==> flow/design.v <==
`timescale 1ns / 1ps
module alu(
	 clk,
    alu_op,
	 data1,
	 data2,
	 compare,
	 alu_result,
	 state
    );
	 input wire clk;
	 input wire [3:0] alu_op;
	 input wire [15:0] data1;
	 input wire [15:0] data2;
	 output reg compare;
	 output reg [15:0] alu_result;
	 input wire [2:0] state;
	 always @(posedge clk) begin
		 if(state == 3'b010) begin
			 case(alu_op)
				0: alu_result <= data1 + data2;  
				1: alu_result <= data1 - data2;  
				2: alu_result <= !data1;  
				3: alu_result <= data1 & data2;  
				4: alu_result <= data1 | data2;  
				5: alu_result <= ~(data1 &data2);  
				6: alu_result <= ~(data1 | data2);  
				7: alu_result <= data1;
				8: alu_result <= data2;
			 endcase
			if (data1 == data2)
				compare <= 1'b1;
			else
				compare <= 1'b0;
		end
	 end
endmodule
Reports on alu
The steps from the RTL of alu to its reports follow in flow order.
Lines are those of the file above, counted from 1.
Operators: Yosys type, input widths -> output width; for muxes data width and select width s.
Cell names lack the library's common part.
A cell with n/a has no value.

inputs
  design top = alu
  clock port = clk
  library = sky130hd
  timing corner = tt_025C_1v80

After elaboration
Counts by Yosys on the flattened word-level netlist (proc, flatten, opt, wreduce; memories kept). Register bits leave out memories and registers merged into their read ports (data or address). Print and check cells are left out. Cells with the same type and inputs are merged into one.

word-level totals
  register bits after elaboration = 17
  input port bits = 40
  output and inout bits = 17
  word-level cells = 24

cells by class
  equality and inequality tests = 10
  muxes and demuxes = 2
  bitwise gates (word level) = 4
  $add $sub $neg = 2
  reduce/logical cells = 4

operators with widths
  operator            count
  $pmux 16 s9         1
  $not 16->16         2
  $add 16x16->16      1
  $sub 16x16->16      1
  $eq 16x16->1        1
  $and 16x16->16      1
  $or 16x16->16       1
  $logic_not 16->1    1
  $eq 4x3->1 const B  4
  $reduce_bool 9->1   1
  $eq 4x2->1 const B  2
  $eq 4x1->1 const B  1
  $eq 4x4->1 const B  1
  $logic_not 4->1     1
  $eq 3x2->1 const B  1
  $reduce_and 2->1    1
  $mux 1              1

Logic depth
Yosys ltp: most cells in a row. Word level: on the elaborated netlist, between registers, memories and ports. Mapped: between sequential cells and ports; inverters and the memories' decode and read muxes count.

logic depth
  depth in word-level cells = 3
  ABC_AREA = 0
  gate-level depth with buffers = 11

Synthesis result
Source: synth_stat.txt of the flow (Yosys; design flattened, memories mapped). It holds for the ABC_AREA given above (unset counts as 0); a run with the other value may have another netlist.

mapped netlist
  mapped cells = 482
  mapped area = 3599.7 um^2
  mapped flip-flops = 17

cells by type
  cell      count
  ha_1      47
  edfxtp_1  17
  inv_1     48
  a21oi_1   30
  nand2_1   37
  nor2_1    34
  o21ai_0   24
  buf_2     23
  o22ai_1   18
  nor2b_1   14
  mux2i_1   7
  o221ai_1  7
  a211oi_1  8
  nor3_1    12
  nand2b_1  9
  a21o_1    7
  a22oi_1   7
  o211ai_1  6

Not listed: further types 54, cells in them 127.

Path before layout
Path of least setup slack by OpenSTA after synthesis, without wires, with an ideal clock, recovery checks aside; 20% of the period is set as input and as output delay. Where synthesis merged equal registers, the netlist keeps one of their names.

timing path post-synthesis
  path type = input to register
  start = input data1[0]
  end = register alu_result[14]
  delay of the path = 2.170 ns
  path slack = 2.061 ns
  data required time = 5.028 ns
  arrival time = 2.966 ns
  driving pins on the path = 10
  library setup time = 0.262 ns
  time at the first pin = 1.058 ns
  clock period = 5.29 ns
  period reached after synthesis = 3.229 ns

"delay of the path" = arrival - input delay + setup time.
"driving pins on the path" counts driving pins, that of a launching flip-flop among them; a cell with two outputs on the path counts twice.
"period reached after synthesis" is the clock period less the worst setup slack; recovery checks do not enter. This is arithmetic on one report: input and output delays are still those of the set period (20% each).
The rows between start and end are the longest chain of elaborated cells between them; the timing report does not say that the signal goes this way. Where chains are equally long, one stands for them.
Each line given opens the expression or statement behind the cell; cells for indexed reads and writes are added by Yosys, which also makes memories of some case tables.
A register here has more assigning lines than the two given.

on the way, post-synthesis
  cells stage by stage = ha_1 -> inv_1 -> fa_1 -> and2b_1 -> o31ai_2 -> a2bb2oi_2 -> o2bb2ai_1 -> or4b_1 -> a32oi_1 -> a21oi_1
  length of the longest elaborated chain = 2

RTL lines, path post-synthesis
  what                RTL line  source
  start: declaration  13        input wire [15:0] data1;
  $sub 16x16->16      22        1: alu_result <= data1 - data2;
  $pmux 16 s9         20        case(alu_op)
  end: assignment     21        0: alu_result <= data1 + data2;
  end: assignment     22
  end: declaration    16        output reg [15:0] alu_result;

Timing after layout
From the final timing report of run A: the path of least setup slack in the routed layout; clock arrival at registers is part of the times.

timing path after layout
  path type = input to register
  start = input data1[0]
  end = register alu_result[14]
  library setup time = 0.25 ns
  clock period = 5.68 ns
  path slack = 1.56 ns
  arrival time = 4.14 ns
  driving pins on the path = 11
  time at the first pin = 1.14 ns
  data required time = 5.69 ns

The rows between start and end are the longest chain of elaborated cells between them; the timing report does not say that the signal goes this way. Where chains are equally long, one stands for them.
A register here has more assigning lines than the two given.

on the way, after layout
  cells stage by stage = clkdlybuf4s50_1 -> ha_1 -> inv_1 -> fa_1 -> and2b_1 -> o31ai_2 -> a2bb2oi_2 -> o2bb2ai_1 -> or4b_1 -> a32oi_1 -> a21oi_1
  length of the longest elaborated chain = 2

RTL lines, path after layout
  what                RTL line  source
  start: declaration  13        input wire [15:0] data1;
  $sub 16x16->16      22        1: alu_result <= data1 - data2;
  $pmux 16 s9         20        case(alu_op)
  end: assignment     21        0: alu_result <= data1 + data2;
  end: assignment     22
  end: declaration    16        output reg [15:0] alu_result;

2 stored runs of alu in the flow (synthesis by Yosys, layout by OpenROAD, sky130hd cells), in arbitrary order. Constraints: input delay and output delay 20% of the set period each, output load 0.01 pF.
"achieved clock period (ns)" is the run's clock period less its worst setup slack. It is reckoned from that one timing run; input and output delays stay at 20% of the period that was set.
By "worst setup path time (ns)" is meant the share of the clock period that the worst setup path is allowed (20% is reserved at inputs, 20% at outputs), minus its slack. Clock arrival times at its registers enter into it.
"finish__power__total" is the tool's figure for a default switching activity; nothing was simulated.

settings of run A
{
  "period_ns": 5.68,
  "CORE_UTILIZATION": 55,
  "SETUP_SLACK_MARGIN": -0.08,
  "PLACE_DENSITY_LB_ADDON": 0.21,
  "CORE_MARGIN": 8,
  "CAP_MARGIN": 30,
  "SLEW_MARGIN": 20
}
report of run A
yosys chip area after synthesis (um^2): 3599.7
finish__design__die__area: 9389.6
finish__design__instance__area__stdcell: 4210.3
finish__timing__setup__ws: 1.559
finish__timing__setup__tns: 0.000
finish__power__total: 6.052e-04
achieved clock period (ns): 4.121
worst setup path time (ns): 2.99
worst setup path kind: input to register

settings of run B
{
  "period_ns": 5.3,
  "CAP_MARGIN": 20,
  "CORE_MARGIN": 2,
  "CORE_UTILIZATION": 40,
  "SLEW_MARGIN": 20
}
report of run B
yosys chip area after synthesis (um^2): 3599.7
finish__design__die__area: 9774.3
finish__design__instance__area__stdcell: 4251.6
finish__timing__setup__ws: 1.302
finish__timing__setup__tns: 0.000
finish__power__total: 6.542e-04
achieved clock period (ns): 3.998
worst setup path time (ns): 2.94
worst setup path kind: input to register
