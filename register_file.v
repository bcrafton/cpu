==> flow/design.v <==
module register_file
  (clk,
   write,
   write_address,
   write_data,
   read_address_1,
   read_data_1,
   read_address_2,
   read_data_2,
	state);
   reg [15:0] 	 regfile [0:7];
	input clk;
   input write;
   input wire [2:0] write_address;
   input wire [15:0] write_data;
   input wire [2:0] read_address_1;
   output reg [15:0] read_data_1;
   input wire [2:0] read_address_2;
   output reg [15:0] read_data_2;
	input wire [2:0] state;
	initial begin
		read_data_1 <= 4'h0000;
		read_data_2 <= 4'h0000;
		regfile[0] <= 4'h0000;
		regfile[1] <= 4'h0000;
		regfile[2] <= 4'h0000;
		regfile[3] <= 4'h0000;
		regfile[4] <= 4'h0000;
		regfile[5] <= 4'h0000;
		regfile[6] <= 4'h0000;
		regfile[7] <= 4'h0000;
	end
   always @(posedge clk) begin
		if(state == 3'b001) begin
			read_data_1 <= regfile[read_address_1];
			read_data_2 <= regfile[read_address_2];
		end
		else if(state == 3'b100) begin
			if (write) begin
				regfile[write_address] <= write_data;
			end
		end
   end
endmodule
* Tool chain data of register_file
Tool output for the design above, in the order of the flow.
Lines are those of the file above, counted from 1.
Library cell names are shortened.
A cell with -- has no value.
- Design top :: register_file
- Clock :: clk
- Standard-cell library :: sky130hd
- Timing corner :: tt_025C_1v80

* Elaborated design
Yosys after proc, flatten, opt, wreduce and memory -nomap, before mapping. Enables and synchronous resets that opt folds into registers are not counted as muxes. Memory bits, and registers merged into a memory's read port (data or address), are not among the register bits. Print and check cells are not counted. Equal cells are merged and count once.
Yosys's memory passes give these memory sizes; they may raise the number of words (mostly to a power of two), join words into wider ones and drop unused or constant bits.
- Bits in writable memories :: 128
- Memories kept :: 1
- Bits of input ports :: 30
- Register bits after elaboration :: 0
- Word width x clocked read ports :: 32
- Output and inout port bits :: 32
- Word-level cells :: 12
** Memory list
- regfile :: depth 8, bits a word 16, rd ports 2, write ports 1, line 11 : reg [15:0] regfile [0:7];
- Mux-type cells :: 9
- Eq/ne operators :: 2
** Operators by type and width (count)
- two-way mux 16 bit :: 3
- two-way mux 3 bit :: 3
- equality test 3 x 1 -> 1 bit (second input constant) :: 1
- equality test 3 bit (second input constant) :: 1
- two-way mux 1 bit :: 3

* Logic depth
Depth = most cells in a row (Yosys ltp): at word level without a register or memory, in the mapped netlist without a sequential cell, where the memories' decode and read muxes count.
- Word-level depth :: 3
- ABC_AREA :: 0
- Depth in mapped cells :: 4
- Depth with buffers taken out :: 2

* After synthesis
Yosys stat after the flow's synthesis: flattened, memories mapped to cells. It holds for the ABC_AREA given above (unset counts as 0); a run with the other value may have another netlist.
** Cell types
- edfxtp_1 :: count 160, area in all 4.8E+03 um^2
- mux4_1 :: count 56, area in all 1.47E+03 um^2
- mux2_2 :: count 32, area in all 360.346 um^2
- mux4_2 :: count 8, area in all 180.173 um^2
- buf_6 :: count 8, area in all 90.086 um^2
- buf_1 :: count 8, area in all 30.029 um^2
- nor3_1 :: count 6, area in all 30.029 um^2
- nand2b_1 :: count 2, area in all 12.512 um^2
- nor4_1 :: count 2, area in all 12.512 um^2
- nand4bb_1 :: count 1, area in all 11.261 um^2
- clkbuf_2 :: count 2, area in all 10.01 um^2
- nor3b_1 :: count 1, area in all 7.507 um^2
- clkbuf_1 :: count 1, area in all 3.754 um^2
- inv_1 :: count 1, area in all 3.754 um^2
- nand2_1 :: count 1, area in all 3.754 um^2
- Cell count :: 289
- Flip-flops :: 160
- Mapped area :: 7031.7 um^2
- Area of sequential cells :: 4804.6 um^2
- Buffers :: 19

* Path before layout
Path of least setup slack by OpenSTA after synthesis, without wires, with an ideal clock, recovery checks aside; 20% of the period is set as input and as output delay. Where synthesis merged equal registers, the netlist keeps one of their names.
- Path kind :: input port to flip-flop
- From :: in state[1]
- To :: reg read_data_1[0]
- Input delay :: 0.792 ns
- Data required time :: 3.492 ns
- Slack :: 0.297 ns
- Library setup time :: 0.468 ns
- Period :: 3.96 ns
- Stages on the path :: 1
- Path buffers :: 0
- Delay of the path :: 2.871 ns
- Arrival time :: 3.195 ns
- Launch time at the first pin :: 0.792 ns
- Synthesis period reached :: 3.663 ns
"delay of the path" = arrival - input delay + setup time.
"stages on the path" counts driving pins, that of a launching flip-flop among them; a cell with two outputs on the path counts twice.
"synthesis period reached" is the clock period less the worst setup slack; recovery checks do not enter. This is arithmetic on one report: input and output delays are still those of the set period (20% each).
Between the ends stands the longest chain of elaborated cells between them, by number of cells; it is not shown to be the way that was timed. Of several equally long chains one is given.
Each line given opens the expression or statement behind the cell; cells for indexed reads and writes are added by Yosys, which also makes memories of some case tables.
- Path through :: nor3b_1
- Length of the longest elaborated chain :: 1
- Elaborated cells on any way between the ends :: 1
- Source lines of those cells :: 1
- Those cells by class :: eq/ne (1)
** Ends and longest elaborated chain, after synthesis
- start, declared :: line 20 : input wire [2:0] state;
- equality test 3 x 1 -> 1 bit :: line 34 : if(state == 3'b001) begin
- end, declared :: line 17 : output reg [15:0] read_data_1;

* Timing after layout
Path of least setup slack in the final report of entry B (OpenROAD, finished layout, wires in). Where an end is a register, its clock arrival counts in the times.
- Path kind :: input port to flip-flop
- From :: in read_address_2[2]
- To :: reg read_data_2[9]
- Stages on the path :: 4
- Input delay :: 0.63 ns
- Path buffers :: 2
- Library setup time :: 0.25 ns
- Data required time :: 3.33 ns
- Period :: 3.15 ns
- Slack :: 0.53 ns
- Arrival time :: 2.80 ns
- Launch time at the first pin :: 0.63 ns
- Path through :: clkdlybuf4s50_1 > buf_1 > mux4_1 > mux2_2
** Ends and longest elaborated chain, after layout
- start, declared :: line 18 : input wire [2:0] read_address_2;
- end, declared :: line 19 : output reg [15:0] read_data_2;
No chain of elaborated cells between the ends is given.

Add stored flow runs of register_file

Flow measurements of register_file on sky130hd: 2 stored runs with different settings, listed in no order. Input and output delays are each 20% of the period that was set; the output load is 0.01 pF.
"clock period reached" = clock period - worst setup slack. The figure is calculated, with input and output delays left at 20% of the set period.
"critical setup path time" is the time allowed to the run's worst setup path (the clock period less input and output delay, where it has them) less its slack. Clock arrival times count: a late capture clock shortens it, a late launch clock lengthens it.
By "overall power" is meant OpenSTA's value without simulated activity: inputs other than the clock are taken to toggle once in ten clock periods, and the tool carries that through the logic.

* Entry A
** Files
==> flow/run.sh <==
#!/bin/bash
# the make line also repeats the synthesis and layout settings of config.mk as NAME=value (left out here)
make -C /OpenROAD-flow-scripts/flow DESIGN_CONFIG=/design/flow/config.mk WORK_HOME=/design/flow/orfs CLKGATE_MAP_FILE= finish
==> flow/config.mk <==
export PLATFORM = sky130hd
export DESIGN_NAME = register_file
export DESIGN_NICKNAME = register_file
export VERILOG_FILES = /design/flow/design.v
export SDC_FILE = /design/flow/constraint.sdc
export NUM_CORES = 4
export LEC_CHECK = 0
export ABC_AREA = 1
export CAP_MARGIN = 20
export CELL_PAD_IN_SITES_DETAIL_PLACEMENT = 1
export CELL_PAD_IN_SITES_GLOBAL_PLACEMENT = 1
export CORE_MARGIN = 2
export CORE_UTILIZATION = 66
export CTS_CLUSTER_SIZE = 83
export GPL_ROUTABILITY_DRIVEN = 1
export PLACE_DENSITY_LB_ADDON = 0.28
export SETUP_SLACK_MARGIN = -0.39
export SLEW_MARGIN = 20
==> flow/constraint.sdc <==
create_clock -name core_clock -period 4.43 [get_ports {clk}]
set_input_delay 0.8860 -clock core_clock [delete_from_list [all_inputs] [get_ports {clk}]]
set_output_delay 0.8860 -clock core_clock [all_outputs]
set_load 0.01 [all_outputs]
** Results
Incomplete, placement halted on FLW-0024.

* Entry B
** Files
==> flow/run.sh <==
#!/bin/bash
# the make line also repeats the synthesis and layout settings of config.mk as NAME=value (left out here)
make -C /OpenROAD-flow-scripts/flow DESIGN_CONFIG=/design/flow/config.mk WORK_HOME=/design/flow/orfs CLKGATE_MAP_FILE= finish
==> flow/config.mk <==
export PLATFORM = sky130hd
export DESIGN_NAME = register_file
export DESIGN_NICKNAME = register_file
export VERILOG_FILES = /design/flow/design.v
export SDC_FILE = /design/flow/constraint.sdc
export NUM_CORES = 4
export LEC_CHECK = 0
export CAP_MARGIN = 20
export CORE_MARGIN = 2
export CORE_UTILIZATION = 22
export CTS_CLUSTER_DIAMETER = 321
export GPL_TIMING_DRIVEN = 0
export MIN_ROUTING_LAYER = met2
export PLACE_DENSITY_LB_ADDON = 0.08
export SLEW_MARGIN = 20
export TNS_END_PERCENT = 60
==> flow/constraint.sdc <==
create_clock -name core_clock -period 3.15 [get_ports {clk}]
set_input_delay 0.6300 -clock core_clock [delete_from_list [all_inputs] [get_ports {clk}]]
set_output_delay 0.6300 -clock core_clock [all_outputs]
set_load 0.01 [all_outputs]
** Results
- Yosys chip area after synthesis :: 7031.7 um^2
- Die footprint :: 33408.5 um^2
- Standard-cell area after routing :: 8961.1 um^2
- Final utilization :: 0.284
- Setup slack of the worst path :: 0.529 ns
- Total negative setup slack :: 0.000 ns
- Worst-case hold slack :: 0.765 ns
- Overall power :: 4688 uW
- Clock period reached :: 2.621 ns
- Critical setup path time :: 1.99 ns
- Critical path kind :: input port to flip-flop
