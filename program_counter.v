==> flow/design.v <==
`timescale 1ns / 1ps
module program_counter(
		clk,
		address,
		jump,
		pc,
		beq, 
		bne,
		compare,
		state
    );
	 input wire clk;
	 input wire [15:0] address;
	 input wire jump;
	 output reg [15:0] pc;
	 output reg [2:0] state;
	 input wire beq;
	 input wire bne;
	 input wire compare;
	 initial begin
		pc = 0;
		state = 0;
	 end
	 always @(posedge clk) begin
		if(state == 4) begin
			state <= 0;
			if(jump || (bne && !compare) || (beq && compare)) begin
				pc <= address;
			end
			else begin
				pc <= pc + 1'b1;
			end
		end
		else begin
			state <= state + 1'b1;
		end
	 end
endmodule
# Tool chain data of program_counter
# What the tools print for program_counter, step after step.
# Line numbers count from 1 in the design file above.
# Operators: Yosys type, input widths -> output width; for muxes data width and select width s.
# Cell names lack the library's common part.
design:
  top: "program_counter"
  clk_port: "clk"
  lib: "sky130hd"
  lib_corner: "tt_025C_1v80"

# Word level
# Counts by Yosys on the flattened word-level netlist (proc, flatten, opt, wreduce; memories kept). Register bits leave out memories and registers merged into their read ports (data or address); mux counts leave out enables and synchronous resets folded into registers. Print and check cells are left out. Cells with the same type and inputs are merged into one.
bits:
  regBits: 19
  output_inout_bits: 19
classes:
  n_addsub: 2
  muxes: 1
  eq_ne: 1
  reduce_logical: 5
ops:
  columns: ["cell", "count"]
  rows:
  - ["$add 16x1->16 const B", 1]
  - ["$mux 16", 1]
  - ["$add 3x1->3 const B", 1]
  - ["$eq 3x3->1 const B", 1]
  - ["$logic_and 1x1->1", 2]
  - ["$logic_or 1x1->1", 2]
  - ["$logic_not 1->1", 1]

# Longest topological paths
# Depth = most cells in a row (Yosys ltp): at word level without a register or memory, in the mapped netlist without a sequential cell, where the memories' decode and read muxes count.
depth:
  depth_word: 5
  ABC_AREA: 1
  ltp_mapped: 7
  mapped_depth_nobuf: 7

# Netlist
# Yosys stat after the flow's synthesis: flattened, memories mapped to cells. It holds for the ABC_AREA given above (unset counts as 0); a run with the other value may have another netlist.
synth_totals:
  yosys_area_um2: 1188.6
  stdcells: 148
  ff_cells: 19
by_type:
  columns: ["cell_type", "count"]
  rows:
  - ["edfxtp_1", 16]
  - ["nand2_1", 46]
  - ["nand3_1", 14]
  - ["dfxtp_1", 3]
  - ["inv_1", 15]
  - ["ha_1", 3]
  - ["nor2_1", 10]
  - ["xnor2_1", 4]
  - ["nand2_2", 5]
  - ["nor2_2", 5]
  - ["o21ai_1", 6]
  - ["nand4_1", 4]
  - ["o21bai_1", 3]
  - ["nand3_2", 2]
  - ["o21ai_2", 2]
  - ["xor2_1", 2]
  - ["nor2_4", 1]
  - ["a21oi_1", 2]
# Other cell types: 4; their cells: 5.

# Worst setup path after synthesis
# Source: OpenSTA report_checks on the synthesized netlist (no wires, ideal clock, input and output delay 20% of the period each), path of least setup slack; recovery checks are left aside. Register names are those of the netlist, which keeps one name where synthesis merged equal registers.
synth_timing:
  path_kind: "flip-flop to flip-flop"
  startpoint: "register pc[0]"
  endpoint: "register pc[12]"
  required_ns: 2.907
  slack_ns: 1.704
  path_delay_ns: 1.456
  path_buffers: 0
  arrival_time_ns: 1.203
  driving_pins: 8
  period_ns: 3.16
  setup_time_ns: 0.253
  synth_period_reached_ns: 1.456
# "path_delay_ns" is the arrival time less input delay plus setup time.
# "driving_pins" counts driving pins, that of a launching flip-flop among them; a cell with two outputs on the path counts twice.
# "synth_period_reached_ns" is the clock period less the worst setup slack; recovery checks do not enter. This is arithmetic on one report: input and output delays are still those of the set period (20% each).
# Between the ends stands the longest chain of elaborated cells between them, by number of cells; it is not shown to be the way that was timed. Of several equally long chains one is given.
# Each line given opens the expression or statement behind the cell; cells for indexed reads and writes are added by Yosys, which also makes memories of some case tables.
synth_via:
  path_cell_list: "edfxtp_1 -> ha_1 -> nand3_2 -> clkinv_1 -> nand3_1 -> nand2_1 -> nand3_1 -> nand2_1"
  elab_chain_cells: 2
  cone_cells: 2
  lines_between: 2
synth_rtl:
  columns: ["item", "line_no", "text"]
  rows:
  - ["start: declaration", 15, "output reg [15:0] pc;"]
  - ["start: assignment", 28, "pc <= address;"]
  - ["start: assignment", 31, "pc <= pc + 1'b1;"]
  - ["$add 16x1->16", 31, null]
  - ["$mux 16", 27, "if(jump || (bne && !compare) || (beq && compare)) begin"]
  - ["end: assignment", 28, null]
  - ["end: assignment", 31, null]
  - ["end: declaration", 15, null]

# Timing after layout
# Path of least setup slack in the final report of run 1 (OpenROAD, finished layout, wires in). Where an end is a register, its clock arrival counts in the times.
layout_timing:
  path_kind: "flip-flop to flip-flop"
  startpoint: "register pc[0]"
  endpoint: "register pc[4]"
  required_ns: 1.51
  path_buffers: 2
  period_ns: 1.5
  setup_time_ns: 0.24
  arrival_time_ns: 1.41
  driving_pins: 7
  slack_ns: 0.10
# Between the ends stands the longest chain of elaborated cells between them, by number of cells; it is not shown to be the way that was timed. Of several equally long chains one is given.
layout_via:
  path_cell_list: "edfxtp_1 -> buf_6 -> ha_4 -> nand3_4 -> buf_4 -> xor2_2 -> o21ai_1"
  elab_chain_cells: 2
  cone_cells: 2
  lines_between: 2
layout_rtl:
  columns: ["item", "line_no", "text"]
  rows:
  - ["start: declaration", 15, "output reg [15:0] pc;"]
  - ["start: assignment", 28, "pc <= address;"]
  - ["start: assignment", 31, "pc <= pc + 1'b1;"]
  - ["$add 16x1->16", 31, null]
  - ["$mux 16", 27, "if(jump || (bne && !compare) || (beq && compare)) begin"]
  - ["end: assignment", 28, null]
  - ["end: assignment", 31, null]
  - ["end: declaration", 15, null]

Lab notebook: program_counter

Module program_counter, platform sky130hd: 2 stored runs of the flow (Yosys, OpenROAD) with differing settings, in no particular order. Input and output delays are each 20% of the period that was set; the output load is 0.01 pF.
"period_less_ws_ns" is the run's clock period less its worst setup slack. It is reckoned from that one timing run; input and output delays stay at 20% of the period that was set.
"worst_path_time_ns" means the part of the period allowed to the worst setup path (the constraints hold back 20% at inputs and 20% at outputs) less its slack; where the path has registers, the arrival times of their clocks count too.
"total_power_uw": no workload was simulated; the value follows from the tool's default switching activity.

--- run 1 ---
==> flow/run.sh <==
#!/bin/bash
# the make line also repeats the synthesis and layout settings of config.mk as NAME=value (left out here)
make -C /OpenROAD-flow-scripts/flow DESIGN_CONFIG=/design/flow/config.mk WORK_HOME=/design/flow/orfs CLKGATE_MAP_FILE= finish
==> flow/config.mk <==
export PLATFORM = sky130hd
export DESIGN_NAME = program_counter
export DESIGN_NICKNAME = program_counter
export VERILOG_FILES = /design/flow/design.v
export SDC_FILE = /design/flow/constraint.sdc
export NUM_CORES = 4
export LEC_CHECK = 0
export ABC_AREA = 1
export CAP_MARGIN = 20
export CELL_PAD_IN_SITES_GLOBAL_PLACEMENT = 1
export CORE_ASPECT_RATIO = 1.79
export CORE_MARGIN = 10
export CORE_UTILIZATION = 16
export CTS_CLUSTER_DIAMETER = 125
export CTS_CLUSTER_SIZE = 98
export GPL_TIMING_DRIVEN = 1
export MIN_ROUTING_LAYER = met2
export PLACE_DENSITY_LB_ADDON = 0.25
export SETUP_SLACK_MARGIN = 0.21
export SLEW_MARGIN = 20
==> flow/constraint.sdc <==
create_clock -name core_clock -period 1.5 [get_ports {clk}]
set_input_delay 0.3000 -clock core_clock [delete_from_list [all_inputs] [get_ports {clk}]]
set_output_delay 0.3000 -clock core_clock [all_outputs]
set_load 0.01 [all_outputs]

==> results, as YAML <==
results:
  synthArea_um2: 1188.6
  dieArea_um2: 11423.3
  finalCellArea_um2: 2213.4
  fin_util_pct: 30.3
  setup_ws_ns: 0.099
  tns_ns: 0.000
  hold_ws_ns: 0.432
  total_power_uw: 1282
  period_less_ws_ns: 1.401
  worst_path_time_ns: 1.40
  worst_setup_path_type: "flip-flop to flip-flop"

--- run 2 ---
==> flow/run.sh <==
#!/bin/bash
# the make line also repeats the synthesis and layout settings of config.mk as NAME=value (left out here)
make -C /OpenROAD-flow-scripts/flow DESIGN_CONFIG=/design/flow/config.mk WORK_HOME=/design/flow/orfs CLKGATE_MAP_FILE= finish
==> flow/config.mk <==
export PLATFORM = sky130hd
export DESIGN_NAME = program_counter
export DESIGN_NICKNAME = program_counter
export VERILOG_FILES = /design/flow/design.v
export SDC_FILE = /design/flow/constraint.sdc
export NUM_CORES = 4
export LEC_CHECK = 0
export CAP_MARGIN = 20
export CORE_MARGIN = 2
export CORE_UTILIZATION = 40
export SLEW_MARGIN = 20
==> flow/constraint.sdc <==
create_clock -name core_clock -period 1.67 [get_ports {clk}]
set_input_delay 0.3340 -clock core_clock [delete_from_list [all_inputs] [get_ports {clk}]]
set_output_delay 0.3340 -clock core_clock [all_outputs]
set_load 0.01 [all_outputs]

==> results, as YAML <==
results:
  synthArea_um2: 1156.1
  dieArea_um2: 3336.2
  finalCellArea_um2: 1751.7
  fin_util_pct: 63.5
  setup_ws_ns: 0.077
  tns_ns: 0.000
  hold_ws_ns: 0.478
  total_power_uw: 861.3
  period_less_ws_ns: 1.593
  worst_path_time_ns: 1.26
  worst_setup_path_type: "flip-flop to output port"
